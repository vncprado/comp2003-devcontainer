==> flow/design.v <==
typedef enum logic [1:0] {
    AS_ADD,
    AS_SUB,
    AS_A,
    AS_B
} as_ctl_t;
typedef enum logic [1:0] {
    SH_PASS,
    SH_LEFT,
    SH_ONE,
    SH_ONES
} shift_ctl_t;
typedef logic [15:0] reg16_t;
module ld_reg(
    output reg16_t q,
    input reg16_t d,
    input logic clk, reset, ld
);
    always_ff @(posedge clk) begin
        if ( reset ) begin
            q <= 0;
        end
        else begin
            if ( ld ) q <= d;
        end
    end
endmodule
module as_alu (
    output reg16_t out,
    input reg16_t a, b,
    input as_ctl_t ctl
);
    always_comb begin
        case( ctl ) 
            AS_ADD : out = a + b;
            AS_SUB : out = a - b;
            AS_A : out = a;
            AS_B : out = b;
        endcase
    end
endmodule
module shifter(
    output reg16_t out,
    input reg16_t in,
    input shift_ctl_t ctl
);
    always_comb begin
        case( ctl )
            SH_PASS: out = in;
            SH_LEFT: out = in << 1;
            SH_ONE: out = 1;
            SH_ONES: out = 16'hffff;
        endcase
    end
endmodule
module seq_gen_dp (
    output reg16_t out,
    input logic clk, reset,
    input as_ctl_t as_ctl,
    input shift_ctl_t shift_ctl,
    input logic r1_ld, r0_ld
);
    reg16_t alu_bus, sh_bus, r0_v, r1_v;
    shifter SH( .out(sh_bus), .in(r0_v), .ctl(shift_ctl) );
    ld_reg R1( .q(r1_v), .d(r0_v), .clk(clk), .reset(reset), .ld(r1_ld) );
    as_alu ALU( .out(alu_bus), .a(sh_bus), .b(r1_v), .ctl(as_ctl) );
    ld_reg R0( .q(r0_v), .d(alu_bus), .clk(clk), .reset(reset), .ld(r0_ld) );
    assign out = r0_v;
endmodule
---- From RTL to reports: seq_gen_dp ----
The steps from the RTL of seq_gen_dp to its reports follow in flow order.
Lines are those of the file above, counted from 1.
Operators carry their Yosys type and port widths (W data, S select, Z words).
Library cell names are shortened.
Not given: --
inputs
  top ..................................... seq_gen_dp
  clock ................................... clk
  standard-cell library ................... sky130hd
  corner .................................. tt_025C_1v80

---- Word-level counts ----
Counts by Yosys on the flattened word-level netlist (proc, flatten, opt, wreduce; memories kept). Register bits leave out memories and registers merged into their read ports (data or address). Print and check cells are left out. Cells with the same type and inputs are merged into one.
word-level totals
  output and inout port bits .............. 16
  bits of input ports ..................... 8
  flip-flop bits (word level) ............. 32
  cells after elaboration ................. 14
cells by class
  $add $sub $neg .......................... 2
  equal/unequal tests ..................... 6
  reduce/logical cells .................... 2
  muxes and demuxes ....................... 2
operators with widths
  cell                  number
  $pmux W16 S4          2
  $add A16 B16 Y16      1
  $sub A16 B16 Y16      1
  $eq A2 B2 Y1 const B  4
  $eq A2 B1 Y1 const B  2
  $logic_not A2 Y1      2

---- Longest topological paths ----
Longest topological path by Yosys (ltp), each cell counted once; first at word level (registers and memories cut), then after technology mapping (sequential cells cut; the memories' decode and read muxes count).
logic depth
  depth in word-level cells ............... 4
  ABC_AREA ................................ 0
  depth in mapped cells ................... 14
  mapped depth without buffers ............ 13

---- Mapped cells and area ----
Source: synth_stat.txt of the flow (Yosys; design flattened, memories mapped). It holds for the ABC_AREA given above (unset counts as 0); a run with the other value may have another netlist.
mapped netlist
  area of sequential cells ................ 640.6 um^2
  cell area after synthesis ............... 2710.1 um^2
  cells in the netlist .................... 360
  flip-flop cells ......................... 32
  buffer cells ............................ 20
cell types
  cell type  number  area in all (um^2)
  dfxtp_1    32      640.614
  ha_1       16      200.192
  mux2i_1    19      190.182
  a21oi_1    37      185.178
  nor2_1     46      172.666
  nand2_1    43      161.405
  xnor2_1    14      122.618
  o21ai_0    23      115.11
  a211oi_1   12      90.086
  xor2_1     9       78.826
  clkbuf_1   15      56.304
  mux2_2     4       45.043
  o31ai_1    6       45.043
  a211o_1    4       35.034
  o22ai_1    5       31.28
  nand2b_1   4       25.024
  nand4_1    4       25.024
  nor4b_4    1       23.773
Other cell types: 36; their cells: 66.
The figures by module come from a second, unflattened synthesis with its own total; it is not the netlist above.
second synthesis, totals
  cells (unflattened synthesis) ........... 351
  area (unflattened synthesis) ............ 2977.9 um^2
Rows give one instance, submodules left out.
modules
  module      cells  seq. area (um^2)  area (um^2)  times used
  as_alu      210    0.0               1502.7       1
  ld_reg      52     320.3             580.6        2
  shifter     37     0.0               314.1        1
  seq_gen_dp  0      0.0               0.0          1

---- Worst setup path after synthesis ----
OpenSTA on the mapped netlist: ideal clock, no wires. The path of least setup slack (recovery checks aside). Input and output delay are each 20% of the period. Register names are those of the netlist, which keeps one name where synthesis merged equal registers.
path post-synthesis
  path type ............................... input to register
  start point ............................. input port as_ctl[0]
  end point ............................... register R0.q[13]
  launch time at the first pin ............ 1.090 ns
  path buffers ............................ 1
  external input delay .................... 1.090 ns
  required time ........................... 5.347 ns
  path delay .............................. 2.465 ns
  period .................................. 5.45 ns
  stages on the path ...................... 10
  arrival time ............................ 3.452 ns
  slack ................................... 1.894 ns
  setup time .............................. 0.103 ns
  synthesis period reached ................ 3.556 ns
"path delay" = arrival - input delay + setup time.
"stages on the path": output pins that drive a net of the path, with the launching flip-flop's if there is one; two outputs of one cell count as two.
"synthesis period reached" is the clock period less the worst setup slack; recovery checks do not enter. This is arithmetic on one report: input and output delays are still those of the set period (20% each).
The rows between start and end are the longest chain of elaborated cells between them; the timing report does not say that the signal goes this way. Where chains are equally long, one stands for them.
A line is the first line of the expression or statement that the cell stems from. Yosys adds cells for indexed reads and writes and turns some case tables into memories.
on the way, post-synthesis
  cell sequence ........................... clkbuf_1 -> nand2_1 -> mux2i_1 -> ha_1 -> nor2b_1 -> o31a_2 -> o31ai_1 -> o31ai_1 -> xnor2_1 -> a2111oi_2
  length of the longest elaborated chain .. 2
  elaborated cells between the ends (all ways) .. 5
  RTL lines with such cells ............... 1
  classes of those cells .................. eq/ne (3); mux (1); reduce/logical (1)
RTL lines, path post-synthesis
  what                line  RTL
  start: declaration  59    input as_ctl_t as_ctl,
  $eq A2 B2 Y1        34    case( ctl )
  $pmux W16 S4        34
  end: assignment     21    q <= 0;
  end: assignment     24    if ( ld ) q <= d;
  end: declaration    15    output reg16_t q,

---- Path in the finished layout ----
Path of least setup slack in the final report of job 1 (OpenROAD, finished layout, wires in). Where an end is a register, its clock arrival counts in the times.
path after layout
  path type ............................... register to register
  start point ............................. register R1.q[2]
  end point ............................... register R0.q[15]
  period .................................. 2.85 ns
  setup time .............................. 0.13 ns
  launch time at the first pin ............ 0.29 ns
  required time ........................... 3.00 ns
  stages on the path ...................... 12
  slack ................................... 0.02 ns
  arrival time ............................ 2.98 ns
  path buffers ............................ 0
The rows between start and end are the longest chain of elaborated cells between them; the timing report does not say that the signal goes this way. Where chains are equally long, one stands for them.
on the way, after layout
  cell sequence ........................... dfxtp_2 -> nor4_4 -> nor4b_4 -> a21oi_2 -> o31ai_2 -> xor2_1 -> ha_1 -> nand4_1 -> or2_2 -> o221ai_2 -> xnor2_1 -> o22ai_1
  length of the longest elaborated chain .. 2
  elaborated cells between the ends (all ways) .. 3
  RTL lines with such cells ............... 3
  classes of those cells .................. add/sub (2); mux (1)
RTL lines, path after layout
  what                line  RTL
  start: declaration  15    output reg16_t q,
  start: assignment   21    q <= 0;
  start: assignment   24    if ( ld ) q <= d;
  $sub A16 B16 Y16    36    AS_SUB : out = a - b;
  $pmux W16 S4        34    case( ctl )
  end: assignment     21
  end: assignment     24
  end: declaration    15

Stored flow runs of seq_gen_dp (2 of them; Yosys, OpenROAD, sky130hd). They differ in their settings and are not a sequence. Constraints: input delay and output delay 20% of the set period each, output load 0.01 pF.
"achieved clock period (ns)" is the run's clock period less its worst setup slack. It is reckoned from that one timing run; input and output delays stay at 20% of the period that was set.
"worst setup path time (ns)" means the part of the period allowed to the worst setup path (the constraints hold back 20% at inputs and 20% at outputs) less its slack; where the path has registers, the arrival times of their clocks count too.
By "finish__power__total" is meant OpenSTA's value without simulated activity: inputs other than the clock are taken to toggle once in ten clock periods, and the tool carries that through the logic.

Flow files of job 1
==> flow/run.sh <==
#!/bin/bash
# the make line also repeats the synthesis and layout settings of config.mk as NAME=value (left out here)
make -C /OpenROAD-flow-scripts/flow DESIGN_CONFIG=/design/flow/config.mk WORK_HOME=/design/flow/orfs CLKGATE_MAP_FILE= finish
==> flow/config.mk <==
export PLATFORM = sky130hd
export DESIGN_NAME = seq_gen_dp
export DESIGN_NICKNAME = seq_gen_dp
export VERILOG_FILES = /design/flow/design.v
export SDC_FILE = /design/flow/constraint.sdc
export NUM_CORES = 4
export LEC_CHECK = 0
export CAP_MARGIN = 20
export CORE_MARGIN = 2
export CORE_UTILIZATION = 40
export SLEW_MARGIN = 20
==> flow/constraint.sdc <==
create_clock -name core_clock -period 2.85 [get_ports {clk}]
set_input_delay 0.5700 -clock core_clock [delete_from_list [all_inputs] [get_ports {clk}]]
set_output_delay 0.5700 -clock core_clock [all_outputs]
set_load 0.01 [all_outputs]

report of job 1
yosys chip area after synthesis (um^2): 2710.1
finish__design__die__area: 7449.4
finish__design__instance__utilization: 0.5926
finish__timing__setup__ws: 0.022
finish__timing__setup__tns: 0.000
finish__timing__hold__ws: 0.539
finish__power__total: 2.359e-03
achieved clock period (ns): 2.828
worst setup path time (ns): 2.83
worst setup path kind: register to register

Flow files of job 2
==> flow/run.sh <==
#!/bin/bash
# the make line also repeats the synthesis and layout settings of config.mk as NAME=value (left out here)
make -C /OpenROAD-flow-scripts/flow DESIGN_CONFIG=/design/flow/config.mk WORK_HOME=/design/flow/orfs CLKGATE_MAP_FILE= finish
==> flow/config.mk <==
export PLATFORM = sky130hd
export DESIGN_NAME = seq_gen_dp
export DESIGN_NICKNAME = seq_gen_dp
export VERILOG_FILES = /design/flow/design.v
export SDC_FILE = /design/flow/constraint.sdc
export NUM_CORES = 4
export LEC_CHECK = 0
export CAP_MARGIN = 40
export CELL_PAD_IN_SITES_DETAIL_PLACEMENT = 2
export CORE_ASPECT_RATIO = 0.93
export CORE_MARGIN = 2
export CORE_UTILIZATION = 43
export CTS_CLUSTER_DIAMETER = 44
export CTS_CLUSTER_SIZE = 42
export PLACE_DENSITY_LB_ADDON = 0.18
export SETUP_SLACK_MARGIN = 0.53
export SLEW_MARGIN = 15
==> flow/constraint.sdc <==
create_clock -name core_clock -period 3.59 [get_ports {clk}]
set_input_delay 0.7180 -clock core_clock [delete_from_list [all_inputs] [get_ports {clk}]]
set_output_delay 0.7180 -clock core_clock [all_outputs]
set_load 0.01 [all_outputs]

report of job 2: did not finish, cts, DPL-0033

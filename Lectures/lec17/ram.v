==> flow/design.v <==
module ram #(parameter N=6, M=32) (
    input logic clk, we,
    input logic [N-1:0] adr,
    input logic [M-1:0] din,
    output logic [M-1:0] dout
);
    logic [M-1:0] mem[ 2**N-1:0];  
    always_ff @(posedge clk) 
        if ( we ) mem[adr] <= din;
    assign dout = mem[adr];
endmodule
# Tool chain data of ram
# The steps from the RTL of ram to its reports follow in flow order.
# Line numbers count from 1 in the design file above.
# Not given: --
[setup]
top = "ram"
clock = "clk"
library = "sky130hd"
pvt_corner = "tt_025C_1v80"

# Word-level counts
# Counts by Yosys on the flattened word-level netlist (proc, flatten, opt, wreduce; memories kept). Register bits leave out memories and registers merged into their read ports (data or address); mux counts leave out enables and synchronous resets folded into registers. Print and check cells are left out. Cells with the same type and inputs are merged into one.
# Yosys's memory passes give these memory sizes; they may raise the number of words (mostly to a power of two), join words into wider ones and drop unused or constant bits.
[word_totals]
regBits = 0
mem_bits_rw = 2048
memories = 1
input_bits = 40
output_inout_bits = 32
wordCells = 4
[memory_table]
columns = ["memory", "size", "word_bits", "rd", "wr", "line", "rtl"]
rows = [
  ["mem", 64, 32, 1, 1, 7, "logic [M-1:0] mem[ 2**N-1:0];"],
]
[classes]
mux = 3
[op_table]
columns = ["cell", "n"]
rows = [
  ["32-bit two-way mux", 1],
  ["6-bit two-way mux", 1],
  ["1-bit two-way mux", 1],
]

# Depth
# Depth = most cells in a row (Yosys ltp): at word level without a register or memory, in the mapped netlist without a sequential cell, where the memories' decode and read muxes count.
[logic_depth]
ltp_word = 1
abc_area = 1
ltp_mapped = 15
ltp_nobuf = 11

# Mapped cells and area
# Source: synth_stat.txt of the flow (Yosys; design flattened, memories mapped). It holds for the ABC_AREA given above (unset counts as 0); a run with the other value may have another netlist.
# Totals and module areas in this step are rounded.
[mapped]
cell_count = 8408
synth_area_um2 = 85860
sequential_area_um2 = 61500
ff_cells = 2048
buffers = 422
[types]
columns = ["cell_type", "n", "area_total_um2"]
rows = [
  ["sky130_fd_sc_hd__edfxtp_1", 2048, 6.15E+04],
  ["sky130_fd_sc_hd__nand2_1", 5728, 2.15E+04],
  ["sky130_fd_sc_hd__buf_2", 244, 1.22E+03],
  ["sky130_fd_sc_hd__nor2_1", 137, 514.243],
  ["sky130_fd_sc_hd__clkbuf_1", 136, 510.49],
  ["sky130_fd_sc_hd__buf_1", 27, 101.347],
  ["sky130_fd_sc_hd__buf_4", 11, 82.579],
  ["sky130_fd_sc_hd__nor3_2", 7, 70.067],
  ["sky130_fd_sc_hd__nand3_1", 13, 65.062],
  ["sky130_fd_sc_hd__inv_1", 16, 60.058],
  ["sky130_fd_sc_hd__inv_2", 14, 52.55],
  ["sky130_fd_sc_hd__buf_6", 4, 45.043],
  ["sky130_fd_sc_hd__o211ai_1", 5, 37.536],
  ["sky130_fd_sc_hd__or2_2", 5, 31.28],
  ["sky130_fd_sc_hd__o21ai_0", 5, 25.024],
  ["sky130_fd_sc_hd__nand4_1", 2, 12.512],
  ["sky130_fd_sc_hd__nor4_1", 2, 12.512],
  ["sky130_fd_sc_hd__o21ai_1", 2, 10.01],
]
# Other cell types: 2; their cells: 2.

# Path before layout
# OpenSTA on the mapped netlist: ideal clock, no wires. The path of least setup slack (recovery checks aside). Input and output delay are each 20% of the period. Register names are those of the netlist, which keeps one name where synthesis merged equal registers.
[synth_path]
kind = "input -> register"
start = "in adr[0]"
end = "mem mem[41][0]"
clock_period_ps = 5170
in_delay_ps = 1034
setup_time_ps = 502
launch_ps = 1034
arrival_time_ps = 4817
required_time_ps = 4668
path_slack_ps = -149
path_delay_ps = 4285
driving_pins = 6
path_buffers = 4
period_less_setup_slack_ps = 5319
# "path_delay_ps" = arrival - input delay + setup time.
# "driving_pins" counts driving pins, that of a launching flip-flop among them; a cell with two outputs on the path counts twice.
# "period_less_setup_slack_ps" is the clock period less the worst setup slack; recovery checks do not enter. This is arithmetic on one report: input and output delays are still those of the set period (20% each).
# The rows between start and end are the longest chain of elaborated cells between them; the timing report does not say that the signal goes this way. Where chains are equally long, one stands for them.
# A line is the first line of the expression or statement that the cell stems from. Yosys adds cells for indexed reads and writes and turns some case tables into memories.
[synth_between]
cell_sequence = "sky130_fd_sc_hd__buf_4 -> sky130_fd_sc_hd__inv_2 -> sky130_fd_sc_hd__buf_6 -> sky130_fd_sc_hd__buf_4 -> sky130_fd_sc_hd__buf_2 -> sky130_fd_sc_hd__nor4_1"
elab_chain_len = 1
cone_cells = 1
lines_between = 1
classes_between = "mux: 1"
[synth_rtl]
columns = ["item", "line", "rtl"]
rows = [
  ["start: declaration", 3, "input logic [N-1:0] adr,"],
  ["6-bit two-way mux", 9, "if ( we ) mem[adr] <= din;"],
  ["end: declaration", 7, "logic [M-1:0] mem[ 2**N-1:0];"],
]

# Path in the finished layout
# Path of least setup slack in the final report of flow run A (OpenROAD, finished layout, wires in). Where an end is a register, its clock arrival counts in the times.
# The path's times are printed in steps of 10 ps; the period is the one set.
[layout_path]
kind = "input -> output"
start = "in adr[1]"
end = "out dout[26]"
clock_period_ps = 3500
in_delay_ps = 700
out_delay_ps = 700
launch_ps = 700
arrival_time_ps = 3010
required_time_ps = 2800
path_slack_ps = -210
driving_pins = 14
path_buffers = 5
# The rows between start and end are the longest chain of elaborated cells between them; the timing report does not say that the signal goes this way. Where chains are equally long, one stands for them.
# A memory read counts as a cell of the chain, while the word-level depth stops at memories.
[layout_between]
cell_sequence = "sky130_fd_sc_hd__buf_16 -> sky130_fd_sc_hd__inv_8 -> sky130_fd_sc_hd__buf_4 -> sky130_fd_sc_hd__buf_12 -> sky130_fd_sc_hd__buf_4 -> sky130_fd_sc_hd__nand2_1 -> sky130_fd_sc_hd__nand2_1 -> sky130_fd_sc_hd__nand2_1 -> sky130_fd_sc_hd__nand2_1 -> sky130_fd_sc_hd__nand2_1 -> sky130_fd_sc_hd__nand2_1 -> sky130_fd_sc_hd__nor2_2 -> sky130_fd_sc_hd__nand2_1 -> sky130_fd_sc_hd__clkdlybuf4s50_1"
elab_chain_len = 1
cone_cells = 1
lines_between = 1
classes_between = "memory: 1"
[layout_rtl]
columns = ["item", "line", "rtl"]
rows = [
  ["start: declaration", 3, "input logic [N-1:0] adr,"],
  ["memory read 64 x 32 bit", 7, "logic [M-1:0] mem[ 2**N-1:0];"],
  ["end: declaration", 5, "output logic [M-1:0] dout"],
]

Ticket comment

Measured results for ram: 2 stored runs of the Yosys and OpenROAD flow on sky130hd. The settings differ; the order carries no meaning. The constraints put input and output delay at 20% of the set period each and load the outputs with 0.01 pF.
"power_uw" is the tool's figure for a default switching activity; nothing was simulated.
Results are given in rounded form.

# flow run A
==> flow/run.sh <==
#!/bin/bash
# the make line also repeats the synthesis and layout settings of config.mk as NAME=value (left out here)
make -C /OpenROAD-flow-scripts/flow DESIGN_CONFIG=/design/flow/config.mk WORK_HOME=/design/flow/orfs CLKGATE_MAP_FILE= finish
==> flow/config.mk <==
export PLATFORM = sky130hd
export DESIGN_NAME = ram
export DESIGN_NICKNAME = ram
export VERILOG_FILES = /design/flow/design.v
export SDC_FILE = /design/flow/constraint.sdc
export NUM_CORES = 4
export LEC_CHECK = 0
export ABC_AREA = 1
export CAP_MARGIN = 0
export CELL_PAD_IN_SITES_DETAIL_PLACEMENT = 0
export CORE_MARGIN = 4
export CORE_UTILIZATION = 45
export CTS_CLUSTER_DIAMETER = 169
export CTS_CLUSTER_SIZE = 69
export GPL_ROUTABILITY_DRIVEN = 0
export MAX_ROUTING_LAYER = met4
export MIN_ROUTING_LAYER = met1
export PLACE_DENSITY_LB_ADDON = 0.03
export SLEW_MARGIN = 20
==> flow/constraint.sdc <==
create_clock -name core_clock -period 3.5 [get_ports {clk}]
set_input_delay 0.7000 -clock core_clock [delete_from_list [all_inputs] [get_ports {clk}]]
set_output_delay 0.7000 -clock core_clock [all_outputs]
set_load 0.01 [all_outputs]

==> flow run A: results <==
synth_area_um2=85860
power_uw=40710
worst_setup_slack_ps=-209
die_area_um2=197900
fin_util_frac=0.516
final_hold_ws_ps=207

# flow run B
==> flow/run.sh <==
#!/bin/bash
# the make line also repeats the synthesis and layout settings of config.mk as NAME=value (left out here)
make -C /OpenROAD-flow-scripts/flow DESIGN_CONFIG=/design/flow/config.mk WORK_HOME=/design/flow/orfs CLKGATE_MAP_FILE= finish
==> flow/config.mk <==
export PLATFORM = sky130hd
export DESIGN_NAME = ram
export DESIGN_NICKNAME = ram
export VERILOG_FILES = /design/flow/design.v
export SDC_FILE = /design/flow/constraint.sdc
export NUM_CORES = 4
export LEC_CHECK = 0
export CAP_MARGIN = 20
export CELL_PAD_IN_SITES_GLOBAL_PLACEMENT = 3
export CORE_MARGIN = 2
export CORE_UTILIZATION = 64
export CTS_CLUSTER_DIAMETER = 268
export CTS_CLUSTER_SIZE = 80
export GPL_TIMING_DRIVEN = 1
export HOLD_SLACK_MARGIN = 0.2
export MIN_ROUTING_LAYER = met1
export PLACE_DENSITY = 0.77
export SLEW_MARGIN = 40
==> flow/constraint.sdc <==
create_clock -name core_clock -period 2.52 [get_ports {clk}]
set_input_delay 0.5040 -clock core_clock [delete_from_list [all_inputs] [get_ports {clk}]]
set_output_delay 0.5040 -clock core_clock [all_outputs]
set_load 0.01 [all_outputs]

==> flow run B: results <==
synth_area_um2=78290
power_uw=53750
worst_setup_slack_ps=-1264
die_area_um2=125100
fin_util_frac=0.754
final_hold_ws_ps=236
